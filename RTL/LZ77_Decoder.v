==> flow/design.v <==
module LZ77_Decoder(clk,reset,code_pos,code_len,chardata,encode,finish,char_nxt);
input 				clk;
input 				reset;
input 		[3:0] 	code_pos;
input 		[2:0] 	code_len;
input 		[7:0] 	chardata;
output   			encode;
output reg			finish;
output reg	[7:0] 	char_nxt;
assign encode = 0;
parameter Wsearch = 9;	 
parameter Wchar   = 8;	 
parameter [Wchar-1:0]	EndSgn = 8'h24;  
reg 		[Wchar-1:0]		srch_buf  [Wsearch-1:0];
reg 		[2:0]   		cnt;	 
integer i;
always @(posedge clk or posedge reset) begin
	if (reset) begin
		for (i=0; i < Wsearch; i = i + 32'd1)
			srch_buf[i] <= 0;
		cnt <= 0;
		finish   <= 0;
		char_nxt <= 0;
	end
	else begin
		for(i=0; i < Wsearch-1; i = i + 32'd1)
			srch_buf[i + 1] <= srch_buf[i];
		cnt         <= cnt == code_len ? 3'd0 : cnt + 3'd1;
		srch_buf[0] <= cnt == code_len ? chardata : srch_buf[code_pos];
		char_nxt    <= cnt == code_len ? chardata : srch_buf[code_pos];
		finish      <= char_nxt == EndSgn ? 1'b1 : 1'b0;
	end
end
endmodule
# Tool chain data of LZ77_Decoder

Tool output for the design above, in the order of the flow.
Lines are those of the file above, counted from 1.
Library cell names are shortened.
A cell with -- has no value.

Top: LZ77_Decoder
Clock input: clk
Library: sky130hd
Corner: tt_025C_1v80

# Word-level counts

Counts by Yosys on the flattened word-level netlist (proc, flatten, opt, wreduce). Print and check cells are left out. Cells with the same type and inputs are merged into one.

Multipliers: 0
Bitwise gates (word level): 0
Reduce/logical cells: 1
Shift operators: 0
Equal/unequal tests: 11
Div/mod/pow operators: 0
$add $sub $neg: 1
Multiplexer cells: 4
Order comparisons: 0

Operators with widths:

| kind                                                           | number |
| 8-bit case mux with 8-bit select                               | 1 |
| 4-bit by 3-bit equality test with 1-bit output with constant B | 4 |
| 4-bit by 2-bit equality test with 1-bit output with constant B | 2 |
| 8-bit by 6-bit equality test with 1-bit output with constant B | 1 |
| 8-bit two-way mux                                              | 1 |
| 4-bit by 1-bit equality test with 1-bit output with constant B | 1 |
| 4-bit equality test with constant B                            | 1 |
| 4-bit logical NOT                                              | 1 |
| 3-bit by 1-bit adder with 3-bit output with constant B         | 1 |
| 3-bit equality test                                            | 1 |
| 3-bit two-way mux                                              | 1 |
| 2-bit inequality test with constant B                          | 1 |
| 1-bit two-way mux                                              | 1 |

RAM bits: 0
Input bits: 17
Memories kept: 0
Word width x clocked read ports: 0
Memory bits (read-only): 0
Register bits: 76
Latch bits: 0

# Longest topological paths

Yosys ltp: most cells in a row. Word level: on the elaborated netlist, between registers, memories and ports. Mapped: between sequential cells and ports; inverters and the memories' decode and read muxes count.

Word-level depth: 3
ABC_AREA: 0
Gate-level depth with buffers: 6

# Netlist

Source: synth_stat.txt of the flow (Yosys; design flattened, memories mapped). It holds for the ABC_AREA given above (unset counts as 0); a run with the other value may have another netlist.

Flip-flops: 76
Buffers: 13
Cell count: 201
Chip area (Yosys): 2867.8 µm²
Sequential part of the area: 1901.8 µm²

Cell types:

| cell type | number |
| dfrtp_1   | 76 |
| mux2_2    | 13 |
| and3b_1   | 13 |
| and4_1    | 7 |
| a222oi_1  | 6 |
| o31ai_1   | 7 |
| nand3_1   | 9 |
| o21ai_0   | 7 |
| xnor2_1   | 4 |
| buf_6     | 3 |
| nand2_1   | 9 |
| nor2_1    | 9 |
| buf_4     | 3 |
| mux4_2    | 1 |
| a31oi_4   | 1 |
| and4b_1   | 2 |
| a31oi_1   | 3 |
| buf_2     | 3 |

Other cell types: 21; their cells: 25.

# Timing after synthesis

Path of least setup slack by OpenSTA after synthesis, without wires, with an ideal clock, recovery checks aside; 20% of the period is set as input and as output delay. Where synthesis merged equal registers, the netlist keeps one of their names.

Kind: input -> register
From: input port code_pos[1]
To: register srch_buf[0][7]
Setup slack: -0.086 ns
Stages: 6
Path delay: 1.310 ns
External input delay: 0.306 ns
Launch time at the first pin: 0.306 ns
Clock period: 1.53 ns
Arrival time: 1.493 ns
Synthesis period reached: 1.616 ns

"path delay" = arrival - input delay + setup time.
"stages": output pins that drive a net of the path, with the launching flip-flop's if there is one; two outputs of one cell count as two.
"synthesis period reached" = period - worst setup slack (recovery checks aside). The figure is calculated, with input and output delays left at 20% of the set period.
Between the ends stands the longest chain of elaborated cells between them, by number of cells; it is not shown to be the way that was timed. Of several equally long chains one is given.
Each line given opens the expression or statement behind the cell; cells for indexed reads and writes are added by Yosys, which also makes memories of some case tables.
A register here has more assigning lines than the two given.

Cell sequence: buf_6 -> or4b_4 -> buf_6 -> a32oi_1 -> and4_1 -> o31ai_1
Length of the longest elaborated chain: 3

RTL lines, path after synthesis:

| element                          | RTL line | source |
| from (decl)                      | 4        | `input [3:0] code_pos;` |
| 4-bit equality test              | 29       | `srch_buf[0] <= cnt == code_len ? chardata : srch_buf[code_pos];` |
| 8-bit case mux with 8-bit select | 29       |  |
| 8-bit two-way mux                | 29       |  |
| to (assign)                      | 27       | `srch_buf[i + 1] <= srch_buf[i];` |
| to (assign)                      | 29       |  |
| to (decl)                        | 14       | `reg [Wchar-1:0] srch_buf [Wsearch-1:0];` |

# Path in the finished layout

Path of least setup slack in the final report of job 1 (OpenROAD, finished layout, wires in). Where an end is a register, its clock arrival counts in the times.

Kind: register -> register
From: register srch_buf[7][2]
To: register srch_buf[0][2]
Launch time at the first pin: 0.34 ns
Arrival time: 1.81 ns
Setup slack: -0.44 ns
Stages: 5
Clock period: 1.15 ns

Between the ends stands the longest chain of elaborated cells between them, by number of cells; it is not shown to be the way that was timed. Of several equally long chains one is given.
A register here has more assigning lines than the two given.

Cell sequence: dfrtp_1 -> mux2_2 -> a222oi_1 -> and4_2 -> o31ai_4
Length of the longest elaborated chain: 2

RTL lines, path post-layout:

| element                          | RTL line | source |
| from (decl)                      | 14       | `reg [Wchar-1:0] srch_buf [Wsearch-1:0];` |
| from (assign)                    | 20       | `srch_buf[i] <= 0;` |
| from (assign)                    | 27       | `srch_buf[i + 1] <= srch_buf[i];` |
| 8-bit case mux with 8-bit select | 29       | `srch_buf[0] <= cnt == code_len ? chardata : srch_buf[code_pos];` |
| 8-bit two-way mux                | 29       |  |
| to (assign)                      | 27       |  |
| to (assign)                      | 29       |  |
| to (decl)                        | 14       |  |

## Implementation results

Module LZ77_Decoder, platform sky130hd: 2 stored runs of the flow (Yosys, OpenROAD) with differing settings, in no particular order. Input and output delays are each 20% of the period that was set; the output load is 0.01 pF.
"achieved period" means the clock period less the worst setup slack. The figure is calculated, with input and output delays left at 20% of the set period.
"time on the worst setup path" means the part of the period allowed to the worst setup path (the constraints hold back 20% at inputs and 20% at outputs) less its slack; where the path has registers, the arrival times of their clocks count too.
"power consumption": no workload was simulated; the value follows from the tool's default switching activity.
Settings: -- = not set for that run.

| setting or result                     | job 1                | job 2                |
| period_ns                             | 1.15                 | 1.44                 |
| CORE_UTILIZATION                      | 42                   | 71                   |
| PLACE_DENSITY_LB_ADDON                | 0.04                 | 0.13                 |
| CELL_PAD_IN_SITES_GLOBAL_PLACEMENT    | 0                    | --                   |
| CELL_PAD_IN_SITES_DETAIL_PLACEMENT    | 1                    | --                   |
| TNS_END_PERCENT                       | 90                   | 95                   |
| GPL_ROUTABILITY_DRIVEN                | 0                    | --                   |
| CTS_CLUSTER_SIZE                      | 75                   | --                   |
| CAP_MARGIN                            | 35                   | 35                   |
| SLEW_MARGIN                           | 5                    | 10                   |
| CORE_MARGIN                           | 2                    | 2                    |
| SETUP_SLACK_MARGIN                    | --                   | -0.1                 |
| GPL_TIMING_DRIVEN                     | --                   | 0                    |
| post-route utilization (%)            | 60.7                 | 91.2                 |
| cell area after synthesis (µm²)       | 2867.8               | 2867.8               |
| power consumption (mW)                | 10.229               | 7.567                |
| sum of negative setup slack (ns)      | -2.561               | -1.078               |
| die size (µm²)                        | 7504.8               | 4563.7               |
| achieved period (ns)                  | 1.586                | 1.613                |
| time on the worst setup path (ns)     | 1.59                 | 1.61                 |
| critical path kind                    | register -> register | register -> register |
| worst setup slack after layout (ns)   | -0.436               | -0.173               |
| standard-cell area after layout (µm²) | 4055.1               | 3595.9               |
